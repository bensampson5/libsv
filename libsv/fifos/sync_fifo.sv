==> flow/design.v <==
module sync_fifo #(
    parameter int DATA_WIDTH    = 8,
    parameter int FIFO_DEPTH    = 4
) (
    input  logic                  i_clock,
    input  logic                  i_aresetn,
    input  logic                  i_wr_en,
    input  logic                  i_rd_en,
    input  logic [DATA_WIDTH-1:0] i_data,
    output logic [DATA_WIDTH-1:0] o_data,
    output logic                  o_full,
    output logic                  o_empty
);
    typedef enum logic [2:0] {
        EMPTY = 3'b001,
        BUSY  = 3'b010,
        FULL  = 3'b100
    } state_t;
    state_t state, next_state;
    logic write, read;   
    logic [$clog2(FIFO_DEPTH)-1:0] wr_addr, rd_addr;
    logic [$clog2(FIFO_DEPTH)-1:0] next_wr_addr, next_rd_addr;
    logic [FIFO_DEPTH-1:0][DATA_WIDTH-1:0] fifo_mem;
    always_ff @(posedge i_clock, negedge i_aresetn) begin
        if (!i_aresetn) begin
            o_empty <= 1'b1;
            o_full  <= 1'b0;
        end else begin
            o_empty <= next_state == EMPTY;
            o_full  <= next_state == FULL;
        end
    end
    always_comb begin : next_state_logic
        write = i_wr_en && (state != FULL);
        read  = i_rd_en && (state != EMPTY);
        unique case (state)
            EMPTY: begin
                next_state = EMPTY;
                if (write) next_state = BUSY;
            end
            BUSY: begin
                next_state = BUSY;
                if (read && !write && next_rd_addr == wr_addr) next_state = EMPTY;
                else if (!read && write && next_wr_addr == rd_addr) next_state = FULL;
            end
            FULL: begin
                next_state = FULL;
                if (read) next_state = BUSY;
            end
            default: next_state = EMPTY;
        endcase
    end : next_state_logic
    always_ff @(posedge i_clock, negedge i_aresetn) begin : current_state_logic
        if (!i_aresetn) begin
            state <= EMPTY;
        end else begin
            state <= next_state;
        end
    end : current_state_logic
    always_comb begin : next_wr_rd_addr_logic
        next_wr_addr = wr_addr == $bits(wr_addr)'(FIFO_DEPTH - 1) ? '0 : wr_addr + 1'b1;
        next_rd_addr = rd_addr == $bits(rd_addr)'(FIFO_DEPTH - 1) ? '0 : rd_addr + 1'b1;
    end : next_wr_rd_addr_logic
    always_ff @(posedge i_clock, negedge i_aresetn) begin : update_rd_wr_addr
        if (!i_aresetn) begin
            rd_addr <= '0;
            wr_addr <= '0;
        end else begin
            wr_addr <= write ? next_wr_addr : wr_addr;
            rd_addr <= read ? next_rd_addr : rd_addr;
        end
    end : update_rd_wr_addr
    always_ff @(posedge i_clock, negedge i_aresetn) begin : data_path_logic
        if (!i_aresetn) begin
            fifo_mem <= '0;
        end else begin
            if (write) fifo_mem[wr_addr] <= i_data;
        end
    end : data_path_logic
    assign o_data = fifo_mem[rd_addr];
endmodule
### Tool chain data of sync_fifo

Tool output for the design above, in the order of the flow.
Lines are those of the file above, counted from 1.
Cell names lack the library's common part.
A cell with -- has no value.

* top: sync_fifo
* clock: i_clock
* cell library: sky130hd
* library corner: tt_025C_1v80

### Word level

Yosys after proc, flatten, opt, wreduce and memory -nomap, before mapping. Enables and synchronous resets that opt folds into registers are not counted as muxes. Memory bits, and registers merged into a memory's read port (data or address), are not among the register bits. Print and check cells are not counted. Equal cells are merged and count once.

* reductions and logical operators: 8
* bitwise logic cells: 3
* equal/unequal tests: 11
* shifts and indexed selects: 3
* add/subtract/negate cells: 3
* muxes and demuxes: 7

Operator list (number)
* negator 5 -> 33 bit: 1
* variable shift 8 x 33 -> 32 bit: 1
* variable shift 8 x 33 -> 32 bit with constant A: 1
* AND 32 bit: 1
* bitwise OR 32 bit: 1
* indexed select 32 x 6 -> 8 bit: 1
* inverter 32 bit: 1
* case mux 3 bit (select 3 bit): 1
* two-way mux 3 bit: 3
* logical AND 1 bit: 6
* equality test 3 x 1 -> 1 bit with constant B: 2
* equality test 3 bit with constant B: 2
* two-way mux 2 bit: 3
* adder 2 x 1 -> 2 bit with constant B: 2
* equality test 2 bit: 2
* equality test 2 bit with constant B: 2
* != test 3 x 1 -> 1 bit with constant B: 1
* equality test 3 x 2 -> 1 bit with constant B: 1
* != test 3 bit with constant B: 1
* zero test 1 bit: 2

* register bits: 41
* elaborated cells: 41
* output and inout port bits: 10

### Depth

Longest topological path by Yosys (ltp), each cell counted once; first at word level (registers and memories cut), then after technology mapping (sequential cells cut; the memories' decode and read muxes count).

* depth in word-level cells: 9
* ABC_AREA: 0
* mapped depth: 6
* gate-level depth less buffers: 5

### Synthesis result

Yosys stat after the flow's synthesis: flattened, memories mapped to cells. It holds for the ABC_AREA given above (unset counts as 0); a run with the other value may have another netlist.
The area totals of this step are shown rounded.

Cells by type
* dfrtp_1: number 39, area in all 975.936 sq um
* a22o_1: number 25, area in all 218.96 sq um
* mux4_2: number 8, area in all 180.173 sq um
* nand2_1: number 20, area in all 75.072 sq um
* ha_1: number 5, area in all 62.56 sq um
* dfstp_2: number 2, area in all 52.55 sq um
* o21ai_0: number 10, area in all 50.048 sq um
* buf_6: number 4, area in all 45.043 sq um
* xor2_1: number 3, area in all 26.275 sq um
* mux2_2: number 2, area in all 22.522 sq um
* nor4_4: number 1, area in all 21.27 sq um
* o211a_1: number 2, area in all 20.019 sq um
* inv_1: number 5, area in all 18.768 sq um
* o21ai_4: number 1, area in all 16.266 sq um
* nor2_1: number 4, area in all 15.014 sq um
* o21a_4: number 1, area in all 15.014 sq um
* o21ai_1: number 3, area in all 15.014 sq um
* and3_1: number 2, area in all 12.512 sq um

Other cell types: 10; their cells: 12.

* cell area after synthesis: 1930 sq um
* area of sequential cells: 1030 sq um
* mapped cells: 149
* mapped flip-flops: 41
* buffer cells: 5

### Worst setup path after synthesis

OpenSTA on the mapped netlist: ideal clock, no wires. The path of least setup slack (recovery checks aside). Input and output delay are each 20% of the period. Register names are those of the netlist, which keeps one name where synthesis merged equal registers.

* kind: register -> register
* start point: register wr_addr[0]
* end point: register fifo_mem
* delay of the path: 1.588 ns
* stages: 5
* setup time: 0.067 ns
* required time: 1.573 ns
* data arrival time: 1.521 ns
* slack: 0.052 ns
* period: 1.64 ns
* buffers on the path: 0
* synthesis period reached: 1.588 ns

"delay of the path" is the arrival time less input delay plus setup time.
"stages": output pins that drive a net of the path, with the launching flip-flop's if there is one; two outputs of one cell count as two.
"synthesis period reached" is the clock period less the worst setup slack; recovery checks do not enter. This is arithmetic on one report: input and output delays are still those of the set period (20% each).
Where an end lacks its bit number, it is one bit of the signal, or one of the new flip-flops if synthesis recoded a state register.
Between the ends stands the longest chain of elaborated cells between them, by number of cells; it is not shown to be the way that was timed. Of several equally long chains one is given.
A line is the first line of the expression or statement that the cell stems from. Yosys adds cells for indexed reads and writes and turns some case tables into memories.

* cells stage by stage: dfrtp_1 > inv_1 > ha_1 > nor4_4 > a22o_1
* cells in the longest elaborated chain: 5
* elaborated cells between the ends (all ways): 6
* RTL lines with such cells: 1
* classes of those cells: 1 x add/sub; 2 x shift; 3 x logic

RTL lines, path post-synthesis
* from (decl): RTL line 21 `logic [$clog2(FIFO_DEPTH)-1:0] wr_addr, rd_addr;`
* from (assign): RTL line 67 `wr_addr <= '0;`
* from (assign): RTL line 69 `wr_addr <= write ? next_wr_addr : wr_addr;`
* negator 5 -> 33 bit: RTL line 77 `if (write) fifo_mem[wr_addr] <= i_data;`
* variable shift 8 x 33 -> 32 bit: RTL line 77
* inverter 32 bit: RTL line 77
* AND 32 bit: RTL line 77
* bitwise OR 32 bit: RTL line 77
* to (assign): RTL line 75 `fifo_mem <= '0;`
* to (assign): RTL line 77
* to (decl): RTL line 23 `logic [FIFO_DEPTH-1:0][DATA_WIDTH-1:0] fifo_mem;`

Nets of the timed path that keep an RTL name, with a line that drives or declares them; the list need not be complete.

Named nets, post-synthesis
* next_wr_addr[1]: RTL line 61 `next_wr_addr = wr_addr == $bits(wr_addr)'(FIFO_DEPTH - 1) ? '0 : wr_addr + 1'b1;`

### Timing after layout

From the final timing report of job 1: the path of least setup slack in the routed layout; clock arrival at registers is part of the times.

* kind: register -> output
* start point: register rd_addr[0]
* end point: output port o_data[3]
* output delay: 0.27 ns
* buffers on the path: 2
* stages: 4
* period: 1.33 ns
* required time: 1.06 ns
* slack: -0.48 ns
* data arrival time: 1.55 ns

Between the ends stands the longest chain of elaborated cells between them, by number of cells; it is not shown to be the way that was timed. Of several equally long chains one is given.

* cells stage by stage: dfrtp_2 > buf_12 > mux4_2 > buf_6
* cells in the longest elaborated chain: 1
* elaborated cells between the ends (all ways): 1
* RTL lines with such cells: 1
* classes of those cells: 1 x shift

RTL lines, path after layout
* from (decl): RTL line 21 `logic [$clog2(FIFO_DEPTH)-1:0] wr_addr, rd_addr;`
* from (assign): RTL line 66 `rd_addr <= '0;`
* from (assign): RTL line 70 `rd_addr <= read ? next_rd_addr : rd_addr;`
* indexed select 32 x 6 -> 8 bit: RTL line 80 `assign o_data = fifo_mem[rd_addr];`
* to (decl): RTL line 10 `output logic [DATA_WIDTH-1:0] o_data,`

Appendix: measured runs

Top module sync_fifo; platform sky130hd; tools Yosys and OpenROAD; 2 stored runs in no particular order. Input and output delays are each 20% of the period that was set; the output load is 0.01 pF.
By "achieved clock period" is meant the clock period of the run minus its worst setup slack. This is arithmetic on one report: input and output delays are still those of the set period (20% each).
"allowed time less slack (worst setup path)" = time allowed to the worst setup path (clock period - input delay - output delay, where it has them) - its slack; a late launch clock adds to it, a late capture clock takes from it.
"overall power" is the tool's figure for a default switching activity; nothing was simulated.
Measured values are rounded.

### Job 1

==> flow/run.sh <==
#!/bin/bash
# the make line also repeats the synthesis and layout settings of config.mk as NAME=value (left out here)
make -C /OpenROAD-flow-scripts/flow DESIGN_CONFIG=/design/flow/config.mk WORK_HOME=/design/flow/orfs CLKGATE_MAP_FILE= finish
==> flow/config.mk <==
export PLATFORM = sky130hd
export DESIGN_NAME = sync_fifo
export DESIGN_NICKNAME = sync_fifo
export VERILOG_FILES = /design/flow/design.v
export SDC_FILE = /design/flow/constraint.sdc
export NUM_CORES = 4
export LEC_CHECK = 0
export CAP_MARGIN = 15
export CELL_PAD_IN_SITES_DETAIL_PLACEMENT = 2
export CORE_MARGIN = 2
export CORE_UTILIZATION = 34
export CTS_CLUSTER_DIAMETER = 28
export CTS_CLUSTER_SIZE = 30
export GPL_ROUTABILITY_DRIVEN = 1
export GPL_TIMING_DRIVEN = 0
export PLACE_DENSITY_LB_ADDON = 0.01
export SETUP_SLACK_MARGIN = -0.0
export SLEW_MARGIN = 20
==> flow/constraint.sdc <==
create_clock -name core_clock -period 1.33 [get_ports {i_clock}]
set_input_delay 0.2660 -clock core_clock [delete_from_list [all_inputs] [get_ports {i_clock}]]
set_output_delay 0.2660 -clock core_clock [all_outputs]
set_load 0.01 [all_outputs]

Results of job 1:
- Setup total negative slack: -7.38 ns
- Area of the standard cells in the finished layout: 2,570 sq um
- Chip area after synthesis (Yosys): 1,930 sq um
- Utilization after routing: 0.466
- Full die area: 6,290 sq um
- Overall power: 6,660 µW
- Achieved clock period: 1.814 ns
- Setup slack of the worst path: -0.484 ns
- Allowed time less slack (worst setup path): 1.55 ns
- Class of the worst setup path: register -> output

### Job 2

==> flow/run.sh <==
#!/bin/bash
# the make line also repeats the synthesis and layout settings of config.mk as NAME=value (left out here)
make -C /OpenROAD-flow-scripts/flow DESIGN_CONFIG=/design/flow/config.mk WORK_HOME=/design/flow/orfs CLKGATE_MAP_FILE= finish
==> flow/config.mk <==
export PLATFORM = sky130hd
export DESIGN_NAME = sync_fifo
export DESIGN_NICKNAME = sync_fifo
export VERILOG_FILES = /design/flow/design.v
export SDC_FILE = /design/flow/constraint.sdc
export NUM_CORES = 4
export LEC_CHECK = 0
export CAP_MARGIN = 35
export CELL_PAD_IN_SITES_DETAIL_PLACEMENT = 2
export CORE_MARGIN = 2
export CORE_UTILIZATION = 38
export GPL_ROUTABILITY_DRIVEN = 0
export GPL_TIMING_DRIVEN = 0
export HOLD_SLACK_MARGIN = 0.02
export MAX_ROUTING_LAYER = met5
export PLACE_DENSITY_LB_ADDON = 0.11
export SETUP_SLACK_MARGIN = 0.05
export SLEW_MARGIN = 10
==> flow/constraint.sdc <==
create_clock -name core_clock -period 1.45 [get_ports {i_clock}]
set_input_delay 0.2900 -clock core_clock [delete_from_list [all_inputs] [get_ports {i_clock}]]
set_output_delay 0.2900 -clock core_clock [all_outputs]
set_load 0.01 [all_outputs]

Results of job 2:
- Setup total negative slack: -5.07 ns
- Area of the standard cells in the finished layout: 2,760 sq um
- Chip area after synthesis (Yosys): 1,930 sq um
- Utilization after routing: 0.573
- Full die area: 5,660 sq um
- Overall power: 7,210 µW
- Achieved clock period: 1.857 ns
- Setup slack of the worst path: -0.407 ns
- Allowed time less slack (worst setup path): 1.57 ns
- Class of the worst setup path: register -> output
